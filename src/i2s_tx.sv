==> flow/design.v <==
module i2s_tx (
    input  logic        clk,
    input  logic        rst_n,
    input  logic [15:0] left_in,
    input  logic [15:0] right_in,
    output logic        sample_req,
    output logic        bclk,
    output logic        lrclk,
    output logic        data
);
localparam HALF_PERIOD = 16;
logic [3:0] clk_div;
logic [5:0] bit_count;
logic       bclk_int;    
assign bclk_int = (clk_div < HALF_PERIOD / 2);
assign bclk = ~bclk_int;
assign lrclk = bit_count[5];
always @(posedge clk) begin
    if (!rst_n) begin
        clk_div    <= 4'h0;
        bit_count  <= 6'h0;
        sample_req <= 1'b0;
    end else begin
        sample_req <= 1'b0;
        if (clk_div == HALF_PERIOD - 1) begin
            clk_div <= 4'h0;
            if (bit_count == 6'd63) begin
                bit_count  <= 6'h0;
                sample_req <= 1'b1;
            end else begin
                bit_count <= bit_count + 6'h1;
            end
        end else begin
            clk_div <= clk_div + 4'h1;
        end
    end
end
logic [15:0] left_latch;
logic [15:0] right_latch;
always @(posedge clk) begin
    if (!rst_n) begin
        left_latch  <= 16'h0;
        right_latch <= 16'h0;
    end else if (sample_req) begin
        left_latch  <= left_in;
        right_latch <= right_in;
    end
end
logic [15:0] shift_reg;
always @(posedge clk) begin
    if (!rst_n) begin
        shift_reg <= 16'h0;
        data      <= 1'b0;
    end else if (clk_div == HALF_PERIOD - 1) begin
        case (bit_count)
            6'd0: begin
                shift_reg <= {left_latch[14:0], 1'b0};
                data      <= left_latch[15];
            end
            6'd32: begin
                shift_reg <= {right_latch[14:0], 1'b0};
                data      <= right_latch[15];
            end
            6'd1,  6'd2,  6'd3,  6'd4,  6'd5,  6'd6,  6'd7,
            6'd8,  6'd9,  6'd10, 6'd11, 6'd12, 6'd13, 6'd14, 6'd15,
            6'd33, 6'd34, 6'd35, 6'd36, 6'd37, 6'd38, 6'd39,
            6'd40, 6'd41, 6'd42, 6'd43, 6'd44, 6'd45, 6'd46, 6'd47: begin
                data      <= shift_reg[15];
                shift_reg <= {shift_reg[14:0], 1'b0};
            end
            default: data <= 1'b0;
        endcase
    end
end
endmodule
# Reports on i2s_tx
# Tool output for the design above, in the order of the flow.
# Lines are those of the file above, counted from 1.
# Operators carry their Yosys type and port widths (W data, S select, Z words).
# Cell names lack the library's common part.
# The mark - stands for no value.
# design
top_module,i2s_tx
clk_port,clk
lib,sky130hd
lib_corner,tt_025C_1v80

# Elaborated design
# Source: Yosys, flattened and elaborated, memories not mapped. Widths are those after wreduce. Registers that Yosys merges into a memory's read port (data or address) are not register bits. Print and check cells do not count. Equal cells are merged and count once.
# word_totals
reg_bits,60
# classes
cmp,1
bitwise,2
reduce_and_logical,6
addsub,2
eq_ne,33
muxes,4
# ops
operator,n
$eq A6 B6 Y1 const B,17
$eq A6 B4 Y1 const B,8
$pmux W16 S3,1
$reduce_or A30 Y1,1
$eq A6 B3 Y1 const B,4
$eq A6 B2 Y1 const B,2
$add A6 B1 Y6 const B,1
$eq A6 B1 Y1 const B,1
$logic_not A6 Y1,1
$mux W6,1
$reduce_and A2 Y1,2
$add A4 B1 Y4 const B,1
$lt A4 B4 Y1 const B,1
$eq A4 B4 Y1 const B,1
$reduce_bool A3 Y1,1
$pmux W1 S3,1
$not A1 Y1,2
$reduce_or A2 Y1,1
$mux W1,1

# Depth
# Yosys ltp: most cells in a row. Word level: on the elaborated netlist, between registers, memories and ports. Mapped: between sequential cells and ports; inverters and the memories' decode and read muxes count.
# depth
ltp_word,4
ABC_AREA,0
ltp_mapped,7
depth_no_buf,6

# Netlist
# Yosys stat after the flow's synthesis: flattened, memories mapped to cells. It holds for the ABC_AREA given above (unset counts as 0); a run with the other value may have another netlist.
# The area totals of this step are shown rounded.
# mapped
flip_flops,59
yosys_area_um2,2580
sequential_area_um2,1180
cell_count,264
buffers,20
# by_type
type,n
dfxtp_1,59
mux2i_1,33
nor2b_1,32
a22oi_1,15
a31oi_1,14
nand2_1,23
o21ai_1,14
ha_1,5
nor4_4,2
buf_2,7
clkbuf_1,9
and2_1,5
buf_4,3
o21a_1,3
a21oi_1,4
nand3_1,4
nor3_2,2
and3_1,3
# Not listed: further types 17, cells in them 27.

# Timing after synthesis
# OpenSTA on the mapped netlist: ideal clock, no wires. The path of least setup slack (recovery checks aside). Input and output delay are each 20% of the period. Register names are those of the netlist, which keeps one name where synthesis merged equal registers.
# synth_path
kind,reg-to-reg
from,reg bit_count[1]
to,reg shift_reg[12]
path_buffers,1
setup_slack_ns,-0.017
period_ns,1.53
delay_ns,1.548
setup_ns,0.137
stages,8
t_required_ns,1.393
arrival_ns,1.411
synth_period_reached_ns,1.547
# "delay_ns" = arrival - input delay + setup time.
# "stages": output pins that drive a net of the path, with the launching flip-flop's if there is one; two outputs of one cell count as two.
# "synth_period_reached_ns" is the clock period less the worst setup slack; recovery checks do not enter. This is arithmetic on one report: input and output delays are still those of the set period (20% each).
# The rows between start and end are the longest chain of elaborated cells between them; the timing report does not say that the signal goes this way. Where chains are equally long, one stands for them.
# Each line given opens the expression or statement behind the cell; cells for indexed reads and writes are added by Yosys, which also makes memories of some case tables.
# A register here has more assigning lines than the two given.
# synth_via
path_cell_list,dfxtp_1 inv_1 ha_1 nor3_2 a21oi_2 buf_4 a22oi_1 a31oi_1
elab_chain_cells,4
cells_between,36
lines_between,1
classes_between,31 x eq/ne; 1 x mux; 4 x reduce/logical
# synth_rtl
element,line,rtl
from (decl),13,logic [5:0] bit_count;
from (assign),21,bit_count  <= 6'h0;
from (assign),31,bit_count <= bit_count + 6'h1;
$eq A6 B1 Y1,55,case (bit_count)
$reduce_or A30 Y1,55,
$reduce_bool A3 Y1,-,
$reduce_and A2 Y1,-,
to (assign),57,"shift_reg <= {left_latch[14:0], 1'b0};"
to (assign),61,"shift_reg <= {right_latch[14:0], 1'b0};"
to (decl),49,logic [15:0] shift_reg;

# Timing after layout
# Path of least setup slack in the final report of flow run 1 (OpenROAD, finished layout, wires in). Where an end is a register, its clock arrival counts in the times.
# layout_path
kind,reg-to-reg
from,reg bit_count[0]
to,reg shift_reg[8]
arrival_ns,1.78
setup_ns,0.11
stages,8
setup_slack_ns,-0.14
period_ns,1.41
t_required_ns,1.63
path_buffers,2
# The rows between start and end are the longest chain of elaborated cells between them; the timing report does not say that the signal goes this way. Where chains are equally long, one stands for them.
# A register here has more assigning lines than the two given.
# layout_via
path_cell_list,dfxtp_4 buf_4 ha_4 nor3_4 a21oi_4 buf_12 a22oi_1 a31oi_1
elab_chain_cells,4
cells_between,36
lines_between,1
classes_between,31 x eq/ne; 1 x mux; 4 x reduce/logical
# layout_rtl
element,line,rtl
from (decl),13,logic [5:0] bit_count;
from (assign),21,bit_count  <= 6'h0;
from (assign),31,bit_count <= bit_count + 6'h1;
$eq A6 B1 Y1,55,case (bit_count)
$reduce_or A30 Y1,55,
$reduce_bool A3 Y1,-,
$reduce_and A2 Y1,-,
to (assign),57,"shift_reg <= {left_latch[14:0], 1'b0};"
to (assign),61,"shift_reg <= {right_latch[14:0], 1'b0};"
to (decl),49,logic [15:0] shift_reg;

# Flow measurements of i2s_tx on sky130hd: 2 stored runs with different settings, listed in no order. Input and output delays are each 20% of the period that was set; the output load is 0.01 pF.
# "clock_period_reached_ns" means the clock period less the worst setup slack. The figure is calculated, with input and output delays left at 20% of the set period.
# By "timing.worst_path_ns" is meant the share of the clock period that the worst setup path is allowed (20% is reserved at inputs, 20% at outputs), minus its slack. Clock arrival times at its registers enter into it.
# The measured numbers are rounded.
# Settings: -- = not set for that run.
item,flow run 1,flow run 2
period_ns,1.41,0.97
CORE_UTILIZATION,24,17
SETUP_SLACK_MARGIN,0.1,0.24
PLACE_DENSITY,0.51,0.65
CORE_MARGIN,10,2
CTS_CLUSTER_SIZE,90,11
CAP_MARGIN,35,0
MIN_ROUTING_LAYER,met1,--
SLEW_MARGIN,20,20
CORE_ASPECT_RATIO,--,1.6
GPL_TIMING_DRIVEN,--,0
CTS_CLUSTER_DIAMETER,--,397
MAX_ROUTING_LAYER,--,met5
design_die_area_um2,15300,16200
finalUtil_pct,36.1,28.9
timing.setup.ws_ns,-0.144,-0.651
fin_tns_ns,-1.76,-16.2
clock_period_reached_ns,1.554,1.621
timing.worst_path_ns,1.55,1.62
worst_setup_path_type,reg-to-reg,reg-to-reg
synthArea_um2,2580,2580
