==> flow/design.v <==
module voices (
    input  logic        clk,
    input  logic        rst_n,
    input  logic        sample_strobe,
    output logic [15:0] left_out,
    output logic [15:0] right_out
);
logic [15:0] freq        [0:3];
logic [11:0] pulse_width [0:3];
logic [7:0]  wave_ctrl   [0:3];
logic [3:0]  attack      [0:3];
logic [3:0]  decay       [0:3];
logic [3:0]  sustain     [0:3];
logic [3:0]  release_rate[0:3];
genvar r;
generate
    for (r = 0; r < 4; r++) begin : regs
        assign freq[r]         = 16'h0261;
        assign pulse_width[r]  = 12'h800;
        assign wave_ctrl[r]    = 8'b0010_0001;   
        assign attack[r]       = 4'd1;
        assign decay[r]        = 4'd0;
        assign sustain[r]      = 4'd15;
        assign release_rate[r] = 4'd3;
    end
endgenerate
logic [31:0] v_phase_acc  [0:3];
logic [22:0] v_lfsr       [0:3];
logic [2:0]  v_adsr_state [0:3];
logic [7:0]  v_envelope   [0:3];
logic [12:0] v_rate_cnt   [0:3];
logic        v_gate_prev  [0:3];
logic [15:0] v_out        [0:3];
typedef enum logic [2:0] {
    SEQ_IDLE    = 3'd0,
    SEQ_LOAD    = 3'd1,
    SEQ_OSC     = 3'd2,
    SEQ_ADSR    = 3'd3,
    SEQ_MUL     = 3'd4,
    SEQ_SAVE    = 3'd5,
    SEQ_MIX     = 3'd6
} seq_state_t;
seq_state_t seq_state;
logic [1:0]  voice_idx;      
logic        processing;     
logic [31:0] w_phase_acc;
logic [22:0] w_lfsr;
logic [2:0]  w_adsr_state;
logic [7:0]  w_envelope;
logic [12:0] w_rate_cnt;
logic        w_gate_prev;
logic [15:0] w_freq;
logic [11:0] w_pw;
logic [7:0]  w_wc;
logic [3:0]  w_attack;
logic [3:0]  w_decay;
logic [3:0]  w_sustain;
logic [3:0]  w_release;
logic [32:0] acc_sum;
logic        phase_overflow;
assign acc_sum       = {1'b0, w_phase_acc} + {1'b0, {w_freq, 16'h0}};
assign phase_overflow = acc_sum[32];
logic [11:0] wave_saw;
logic [11:0] wave_tri;
logic [11:0] wave_pulse;
logic [11:0] wave_noise;
logic [11:0] wave_sine;
assign wave_saw   = w_phase_acc[31:20];
assign wave_tri   = w_phase_acc[31] ? (12'hFFF - {1'b0, w_phase_acc[30:20]})
                                     : {1'b0, w_phase_acc[30:20]};
assign wave_pulse = (w_phase_acc[31:20] >= w_pw) ? 12'hFFF : 12'h000;
logic [22:0] lfsr_next;
assign lfsr_next = phase_overflow ? {w_lfsr[21:0], w_lfsr[22] ^ w_lfsr[17]}
                                  : w_lfsr;
assign wave_noise = {w_lfsr[20], w_lfsr[18], w_lfsr[14], w_lfsr[11],
                     w_lfsr[9],  w_lfsr[5],  w_lfsr[2],  w_lfsr[0],
                     4'b0000};
logic [1:0]  sine_q;
logic [3:0]  sine_idx;
logic [10:0] sine_lut;
assign sine_q   = w_phase_acc[31:30];
assign sine_idx = w_phase_acc[29:26];
always_comb begin
    case (sine_idx)
        4'd0:  sine_lut = 11'd0;
        4'd1:  sine_lut = 11'd201;
        4'd2:  sine_lut = 11'd399;
        4'd3:  sine_lut = 11'd594;
        4'd4:  sine_lut = 11'd783;
        4'd5:  sine_lut = 11'd965;
        4'd6:  sine_lut = 11'd1137;
        4'd7:  sine_lut = 11'd1299;
        4'd8:  sine_lut = 11'd1447;
        4'd9:  sine_lut = 11'd1582;
        4'd10: sine_lut = 11'd1702;
        4'd11: sine_lut = 11'd1805;
        4'd12: sine_lut = 11'd1891;
        4'd13: sine_lut = 11'd1959;
        4'd14: sine_lut = 11'd2008;
        4'd15: sine_lut = 11'd2037;
        default: sine_lut = 11'd0;
    endcase
end
always_comb begin
    case (sine_q)
        2'd0: wave_sine = 12'd2048 + {1'b0, sine_lut};
        2'd1: wave_sine = 12'd4095 - {1'b0, sine_lut};
        2'd2: wave_sine = 12'd2048 - {1'b0, sine_lut};
        2'd3: wave_sine = 12'd1    + {1'b0, sine_lut};
        default: wave_sine = 12'd2048;
    endcase
end
logic [11:0] waveform_combined;
logic        any_wave;
assign any_wave = w_wc[7] | w_wc[6] | w_wc[5] | w_wc[4] | w_wc[3];
assign waveform_combined = !any_wave          ? 12'h000 :
                           (w_wc[5] ? wave_saw   : 12'hFFF) &
                           (w_wc[4] ? wave_tri   : 12'hFFF) &
                           (w_wc[6] ? wave_pulse : 12'hFFF) &
                           (w_wc[7] ? wave_noise : 12'hFFF) &
                           (w_wc[3] ? wave_sine  : 12'hFFF);
logic [15:0] osc_out;
assign osc_out = {waveform_combined, 4'b0000} - 16'h8000;
localparam ADSR_IDLE    = 3'd0;
localparam ADSR_ATTACK  = 3'd1;
localparam ADSR_DECAY   = 3'd2;
localparam ADSR_SUSTAIN = 3'd3;
localparam ADSR_RELEASE = 3'd4;
logic gate_cur;
logic gate_rise;
logic gate_fall;
assign gate_cur  = w_wc[0];
assign gate_rise = gate_cur & ~w_gate_prev;
assign gate_fall = ~gate_cur & w_gate_prev;
logic [7:0] sustain_level;
assign sustain_level = {w_sustain, w_sustain};
logic [12:0] attack_rate;
logic [12:0] dr_rate;
always_comb begin
    case (w_attack)
        4'd0:  attack_rate = 13'd1;
        4'd1:  attack_rate = 13'd2;
        4'd2:  attack_rate = 13'd3;
        4'd3:  attack_rate = 13'd4;
        4'd4:  attack_rate = 13'd7;
        4'd5:  attack_rate = 13'd10;
        4'd6:  attack_rate = 13'd13;
        4'd7:  attack_rate = 13'd15;
        4'd8:  attack_rate = 13'd19;
        4'd9:  attack_rate = 13'd47;
        4'd10: attack_rate = 13'd94;
        4'd11: attack_rate = 13'd150;
        4'd12: attack_rate = 13'd188;
        4'd13: attack_rate = 13'd562;
        4'd14: attack_rate = 13'd938;
        4'd15: attack_rate = 13'd1500;
        default: attack_rate = 13'd1;
    endcase
end
always_comb begin
    logic [3:0] dr_sel;
    dr_sel = (w_adsr_state == ADSR_DECAY) ? w_decay : w_release;
    case (dr_sel)
        4'd0:  dr_rate = 13'd1;
        4'd1:  dr_rate = 13'd4;
        4'd2:  dr_rate = 13'd9;
        4'd3:  dr_rate = 13'd14;
        4'd4:  dr_rate = 13'd21;
        4'd5:  dr_rate = 13'd32;
        4'd6:  dr_rate = 13'd38;
        4'd7:  dr_rate = 13'd45;
        4'd8:  dr_rate = 13'd56;
        4'd9:  dr_rate = 13'd141;
        4'd10: dr_rate = 13'd281;
        4'd11: dr_rate = 13'd450;
        4'd12: dr_rate = 13'd562;
        4'd13: dr_rate = 13'd1688;
        4'd14: dr_rate = 13'd2812;
        4'd15: dr_rate = 13'd4500;
        default: dr_rate = 13'd1;
    endcase
end
logic [12:0] current_rate;
always_comb begin
    case (w_adsr_state)
        ADSR_ATTACK:  current_rate = attack_rate;
        ADSR_DECAY:   current_rate = dr_rate;
        ADSR_RELEASE: current_rate = dr_rate;
        default:      current_rate = 13'd1;
    endcase
end
logic signed [23:0] mul_result;
assign mul_result = $signed(osc_out) * $signed({1'b0, w_envelope});
integer v;
always @(posedge clk) begin
    if (!rst_n) begin
        seq_state <= SEQ_IDLE;
        voice_idx <= 2'd0;
        left_out  <= 16'h0;
        right_out <= 16'h0;
        for (v = 0; v < 4; v = v + 1) begin
            v_phase_acc [v] <= 32'h0;
            v_lfsr      [v] <= 23'h7FFFFF;
            v_adsr_state[v] <= ADSR_IDLE;
            v_envelope  [v] <= 8'h0;
            v_rate_cnt  [v] <= 13'h0;
            v_gate_prev [v] <= 1'b0;
            v_out       [v] <= 16'h0;
        end
        w_phase_acc  <= 32'h0;
        w_lfsr       <= 23'h7FFFFF;
        w_adsr_state <= ADSR_IDLE;
        w_envelope   <= 8'h0;
        w_rate_cnt   <= 13'h0;
        w_gate_prev  <= 1'b0;
        w_freq       <= 16'h0;
        w_pw         <= 12'h0;
        w_wc         <= 8'h0;
        w_attack     <= 4'h0;
        w_decay      <= 4'h0;
        w_sustain    <= 4'h0;
        w_release    <= 4'h0;
    end else begin
        case (seq_state)
            SEQ_IDLE: begin
                if (sample_strobe) begin
                    voice_idx <= 2'd0;
                    seq_state <= SEQ_LOAD;
                end
            end
            SEQ_LOAD: begin
                w_phase_acc  <= v_phase_acc [voice_idx];
                w_lfsr       <= v_lfsr      [voice_idx];
                w_adsr_state <= v_adsr_state[voice_idx];
                w_envelope   <= v_envelope  [voice_idx];
                w_rate_cnt   <= v_rate_cnt  [voice_idx];
                w_gate_prev  <= v_gate_prev [voice_idx];
                w_freq       <= freq        [voice_idx];
                w_pw         <= pulse_width [voice_idx];
                w_wc         <= wave_ctrl   [voice_idx];
                w_attack     <= attack      [voice_idx];
                w_decay      <= decay       [voice_idx];
                w_sustain    <= sustain     [voice_idx];
                w_release    <= release_rate[voice_idx];
                seq_state    <= SEQ_OSC;
            end
            SEQ_OSC: begin
                if (w_wc[1] && 1'b0) begin   
                    w_phase_acc <= 32'h0;
                end else begin
                    w_phase_acc <= acc_sum[31:0];
                end
                w_lfsr    <= lfsr_next;
                seq_state <= SEQ_ADSR;
            end
            SEQ_ADSR: begin
                if (gate_rise || (w_adsr_state == ADSR_IDLE && gate_cur)) begin
                    w_adsr_state <= ADSR_ATTACK;
                    w_rate_cnt   <= 13'h0;
                end else if (gate_fall) begin
                    w_adsr_state <= ADSR_RELEASE;
                    w_rate_cnt   <= 13'h0;
                end else begin
                    case (w_adsr_state)
                        ADSR_IDLE: begin
                            w_envelope <= 8'h0;
                        end
                        ADSR_ATTACK: begin
                            if (w_envelope == 8'hFF) begin
                                w_adsr_state <= ADSR_DECAY;
                                w_rate_cnt   <= 13'h0;
                            end else if (w_rate_cnt >= current_rate - 1) begin
                                w_rate_cnt <= 13'h0;
                                w_envelope <= w_envelope + 8'h1;
                            end else begin
                                w_rate_cnt <= w_rate_cnt + 13'h1;
                            end
                        end
                        ADSR_DECAY: begin
                            if (w_envelope <= sustain_level) begin
                                w_adsr_state <= ADSR_SUSTAIN;
                            end else if (w_rate_cnt >= current_rate - 1) begin
                                w_rate_cnt <= 13'h0;
                                w_envelope <= w_envelope - 8'h1;
                            end else begin
                                w_rate_cnt <= w_rate_cnt + 13'h1;
                            end
                        end
                        ADSR_SUSTAIN: begin
                            w_envelope <= sustain_level;
                        end
                        ADSR_RELEASE: begin
                            if (w_envelope == 8'h0) begin
                                w_adsr_state <= ADSR_IDLE;
                            end else if (w_rate_cnt >= current_rate - 1) begin
                                w_rate_cnt <= 13'h0;
                                w_envelope <= w_envelope - 8'h1;
                            end else begin
                                w_rate_cnt <= w_rate_cnt + 13'h1;
                            end
                        end
                        default: w_adsr_state <= ADSR_IDLE;
                    endcase
                end
                w_gate_prev <= gate_cur;
                seq_state   <= SEQ_MUL;
            end
            SEQ_MUL: begin
                v_phase_acc [voice_idx] <= w_phase_acc;
                v_lfsr      [voice_idx] <= w_lfsr;
                v_adsr_state[voice_idx] <= w_adsr_state;
                v_envelope  [voice_idx] <= w_envelope;
                v_rate_cnt  [voice_idx] <= w_rate_cnt;
                v_gate_prev [voice_idx] <= w_gate_prev;
                v_out       [voice_idx] <= mul_result[23:8];
                seq_state               <= SEQ_SAVE;
            end
            SEQ_SAVE: begin
                if (voice_idx == 2'd3) begin
                    seq_state <= SEQ_MIX;
                end else begin
                    voice_idx <= voice_idx + 2'd1;
                    seq_state <= SEQ_LOAD;
                end
            end
            SEQ_MIX: begin
                logic signed [17:0] mix;
                mix = $signed({{2{v_out[0][15]}}, v_out[0]}) +
                      $signed({{2{v_out[1][15]}}, v_out[1]}) +
                      $signed({{2{v_out[2][15]}}, v_out[2]}) +
                      $signed({{2{v_out[3][15]}}, v_out[3]});
                left_out  <= mix[17:2];
                right_out <= mix[17:2];
                seq_state <= SEQ_IDLE;
            end
            default: seq_state <= SEQ_IDLE;
        endcase
    end
end
endmodule
---- Step by step through the tools: voices ----
The steps from the RTL of voices to its reports follow in flow order.
Line numbers count from 1 in the design file above.
Operators: Yosys type, input widths -> output width; for muxes data width and select width s.
The mark -- stands for no value.
inputs
  top module .............................. voices
  clock input ............................. clk
  standard-cell library ................... sky130hd
  corner .................................. tt_025C_1v80

---- Word-level counts ----
Source: Yosys, flattened and elaborated. Widths are those after wreduce. Print and check cells do not count.
Memory sizes are those after Yosys's memory passes, which may raise the word count (mostly to a power of two), join words into wider ones and drop unused or constant bits.
cells by class
  $add $sub $neg .......................... 15
  multiply operators ...................... 1
  order comparisons ....................... 3
  equal/unequal tests ..................... 34
  mux-type cells .......................... 108
  bitwise logic cells ..................... 13
  reductions and logical operators ........ 25
operators by type and width
  kind                    number
  $mul 16x9->24           1
  $mux 13                 9
  $mux 12                 9
  $mux 32                 3
  $mux 23                 4
  $mux 8                  11
  $pmux 32 s2             1
  $mux 16                 4
  $pmux 13 s2             2
  $and 12x12->12          4
  $pmux 12 s4             1
  $pmux 23 s2             1
  $mux 2                  23
  $pmux 8 s5              1
  $pmux 13 s3             1
  $sub 12x11->12 const A  3
  $mux 4                  9
  $add 32x32->33          1
  $ge 13x32->1            1
  $reduce_or 32->1        1
  $mux 3                  10
  $ne 5x5->1 const B      5
  $reduce_or 23->1        1
  $add 17x16->18          1
  $add 18x16->18          1
  $pmux 3 s6              1
  $add 16x16->17          1
  $sub 16x16->16 const B  1
Other operator kinds: 47; their cells: 88.
word-level totals
  flip-flop bits (word level) ............. 153
  bits in writable memories ............... 384
  bits in read-only memories .............. 560
  memories ................................ 10
  input bits .............................. 3
  word-level cells ........................ 225
memories
  name              words  width  RTL line  source
  (name not given)  16     13     163       case (dr_sel)
  (name not given)  16     11     140       case (w_attack)
  (name not given)  16     11     84        case (sine_idx)
  v_phase_acc       4      32     27        logic [31:0] v_phase_acc  [0:3];
  v_lfsr            4      23     28        logic [22:0] v_lfsr       [0:3];
  v_out             4      16     33        logic [15:0] v_out        [0:3];
Memories not listed: 4.

---- Depth ----
Longest topological path by Yosys (ltp), each cell counted once; first at word level (registers and memories cut), then after technology mapping (sequential cells cut; the memories' decode and read muxes count).
depth
  word-level depth ........................ 13
  ABC_AREA ................................ 0
  gate-level depth with buffers ........... 20

---- Mapped cells and area ----
Yosys stat after the flow's synthesis: flattened, memories mapped to cells. It holds for the ABC_AREA given above (unset counts as 0); a run with the other value may have another netlist.
cells by type
  type                       number  area in all (um^2)
  sky130_fd_sc_hd__edfxtp_1  225     6756.48
  sky130_fd_sc_hd__fa_1      110     2.2E+03
  sky130_fd_sc_hd__dfxtp_1   74      1.48E+03
  sky130_fd_sc_hd__ha_1      88      1.1E+03
  sky130_fd_sc_hd__mux4_2    41      923.386
  sky130_fd_sc_hd__and3_1    110     688.16
  sky130_fd_sc_hd__inv_1     154     578.054
  sky130_fd_sc_hd__and2_1    85      531.76
  sky130_fd_sc_hd__nor2_1    138     517.997
  sky130_fd_sc_hd__nand2_1   112     420.403
  sky130_fd_sc_hd__clkbuf_1  80      300.288
  sky130_fd_sc_hd__nand3_1   54      270.259
  sky130_fd_sc_hd__a21oi_1   49      245.235
  sky130_fd_sc_hd__o21ai_0   48      240.23
  sky130_fd_sc_hd__mux2i_1   23      230.221
  sky130_fd_sc_hd__xnor2_1   18      157.651
  sky130_fd_sc_hd__nor3_1    28      140.134
  sky130_fd_sc_hd__a22oi_1   18      135.13
Other cell types: 66; their cells: 283.
mapped netlist
  standard cells after synthesis .......... 1738
  synthesis area .......................... 19084.6 um^2
  area of sequential cells ................ 8237.9 um^2
  flip-flops .............................. 299

---- Worst setup path after synthesis ----
Source: OpenSTA report_checks on the synthesized netlist (no wires, ideal clock, input and output delay 20% of the period each), path of least setup slack; recovery checks are left aside. Register names are those of the netlist, which keeps one name where synthesis merged equal registers.
timing after synthesis
  kind .................................... register to register
  start ................................... register (no name shown)
  end ..................................... memory v_out[0][15]
  clock period ............................ 9.59 ns
  library setup time ...................... 0.263 ns
  arrival time ............................ 4.990 ns
  data required time ...................... 9.327 ns
  slack ................................... 4.338 ns
  delay of the path ....................... 5.253 ns
  stages on the path ...................... 19
  synthesis period reached ................ 5.252 ns
"delay of the path" = arrival - input delay + setup time.
"stages on the path" counts driving pins, that of a launching flip-flop among them; a cell with two outputs on the path counts twice.
"synthesis period reached" is the clock period less the worst setup slack; recovery checks do not enter. This is arithmetic on one report: input and output delays are still those of the set period (20% each).
between the ends, after synthesis
  cell sequence ........................... sky130_fd_sc_hd__dfxtp_1 -> sky130_fd_sc_hd__buf_6 -> sky130_fd_sc_hd__clkbuf_1 -> sky130_fd_sc_hd__clkbuf_1 -> sky130_fd_sc_hd__nand3_1 -> sky130_fd_sc_hd__fa_1 -> sky130_fd_sc_hd__inv_1 -> sky130_fd_sc_hd__fa_1 -> sky130_fd_sc_hd__inv_1 -> sky130_fd_sc_hd__fa_1 -> sky130_fd_sc_hd__inv_1 -> sky130_fd_sc_hd__fa_1 -> sky130_fd_sc_hd__ha_1 -> sky130_fd_sc_hd__a21o_1 -> sky130_fd_sc_hd__and2_0 -> sky130_fd_sc_hd__o41ai_1 -> sky130_fd_sc_hd__a21oi_2 -> sky130_fd_sc_hd__a41o_1 -> sky130_fd_sc_hd__mux2i_1
ends and longest elaborated chain, after synthesis
  what              RTL line  source
  end: declaration  33        logic [15:0] v_out        [0:3];
No chain of elaborated cells between the ends is given.

---- Path in the finished layout ----
Path of least setup slack in the final report of flow run A (OpenROAD, finished layout, wires in). Where an end is a register, its clock arrival counts in the times.
timing after layout
  kind .................................... register to register
  start ................................... register (no name shown)
  end ..................................... memory v_out[3][15]
  clock period ............................ 5.27 ns
  library setup time ...................... 0.25 ns
  arrival time ............................ 5.37 ns
  data required time ...................... 5.53 ns
  slack ................................... 0.16 ns
  stages on the path ...................... 16
between the ends, after layout
  cell sequence ........................... sky130_fd_sc_hd__dfxtp_4 -> sky130_fd_sc_hd__buf_8 -> sky130_fd_sc_hd__and3_1 -> sky130_fd_sc_hd__fa_1 -> sky130_fd_sc_hd__fa_1 -> sky130_fd_sc_hd__inv_1 -> sky130_fd_sc_hd__fa_1 -> sky130_fd_sc_hd__inv_1 -> sky130_fd_sc_hd__fa_1 -> sky130_fd_sc_hd__ha_1 -> sky130_fd_sc_hd__a21o_1 -> sky130_fd_sc_hd__or4_1 -> sky130_fd_sc_hd__a21oi_2 -> sky130_fd_sc_hd__a21oi_4 -> sky130_fd_sc_hd__a41o_1 -> sky130_fd_sc_hd__mux2i_1
ends and longest elaborated chain, after layout
  what              RTL line  source
  end: declaration  33        logic [15:0] v_out        [0:3];
No chain of elaborated cells between the ends is given.

Record of 2 stored runs of the RTL-to-layout flow on voices, platform sky130hd. The runs are unordered. Constraints: input delay and output delay 20% of the set period each, output load 0.01 pF.

Flow files of flow run A
==> flow/run.sh <==
#!/bin/bash
# the make line also repeats the synthesis and layout settings of config.mk as NAME=value (left out here)
make -C /OpenROAD-flow-scripts/flow DESIGN_CONFIG=/design/flow/config.mk WORK_HOME=/design/flow/orfs CLKGATE_MAP_FILE= finish
==> flow/config.mk <==
export PLATFORM = sky130hd
export DESIGN_NAME = voices
export DESIGN_NICKNAME = voices
export VERILOG_FILES = /design/flow/design.v
export SDC_FILE = /design/flow/constraint.sdc
export NUM_CORES = 4
export LEC_CHECK = 0
export CAP_MARGIN = 20
export CORE_MARGIN = 2
export CORE_UTILIZATION = 40
export SETUP_SLACK_MARGIN = -0.03
export SLEW_MARGIN = 20
==> flow/constraint.sdc <==
create_clock -name core_clock -period 5.27 [get_ports {clk}]
set_input_delay 1.0540 -clock core_clock [delete_from_list [all_inputs] [get_ports {clk}]]
set_output_delay 1.0540 -clock core_clock [all_outputs]
set_load 0.01 [all_outputs]

report of flow run A
yosys chip area after synthesis (um^2): 19084.6
finish__design__die__area: 49475.1
finish__design__instance__area__stdcell: 21321.7
finish__design__instance__utilization: 0.4494
finish__timing__setup__ws: 0.162
finish__timing__setup__tns: 0.000

Flow files of flow run B
==> flow/run.sh <==
#!/bin/bash
# the make line also repeats the synthesis and layout settings of config.mk as NAME=value (left out here)
make -C /OpenROAD-flow-scripts/flow DESIGN_CONFIG=/design/flow/config.mk WORK_HOME=/design/flow/orfs CLKGATE_MAP_FILE= finish
==> flow/config.mk <==
export PLATFORM = sky130hd
export DESIGN_NAME = voices
export DESIGN_NICKNAME = voices
export VERILOG_FILES = /design/flow/design.v
export SDC_FILE = /design/flow/constraint.sdc
export NUM_CORES = 4
export LEC_CHECK = 0
export CAP_MARGIN = 20
export CELL_PAD_IN_SITES_GLOBAL_PLACEMENT = 2
export CORE_MARGIN = 2
export CORE_UTILIZATION = 47
export CTS_CLUSTER_DIAMETER = 69
export CTS_CLUSTER_SIZE = 30
export MAX_ROUTING_LAYER = met4
export PLACE_DENSITY = 0.69
export SLEW_MARGIN = 25
==> flow/constraint.sdc <==
create_clock -name core_clock -period 7.35 [get_ports {clk}]
set_input_delay 1.4700 -clock core_clock [delete_from_list [all_inputs] [get_ports {clk}]]
set_output_delay 1.4700 -clock core_clock [all_outputs]
set_load 0.01 [all_outputs]

report of flow run B
yosys chip area after synthesis (um^2): 19084.6
finish__design__die__area: 42232.3
finish__design__instance__area__stdcell: 20677.3
finish__design__instance__utilization: 0.5180
finish__timing__setup__ws: 1.279
finish__timing__setup__tns: 0.000
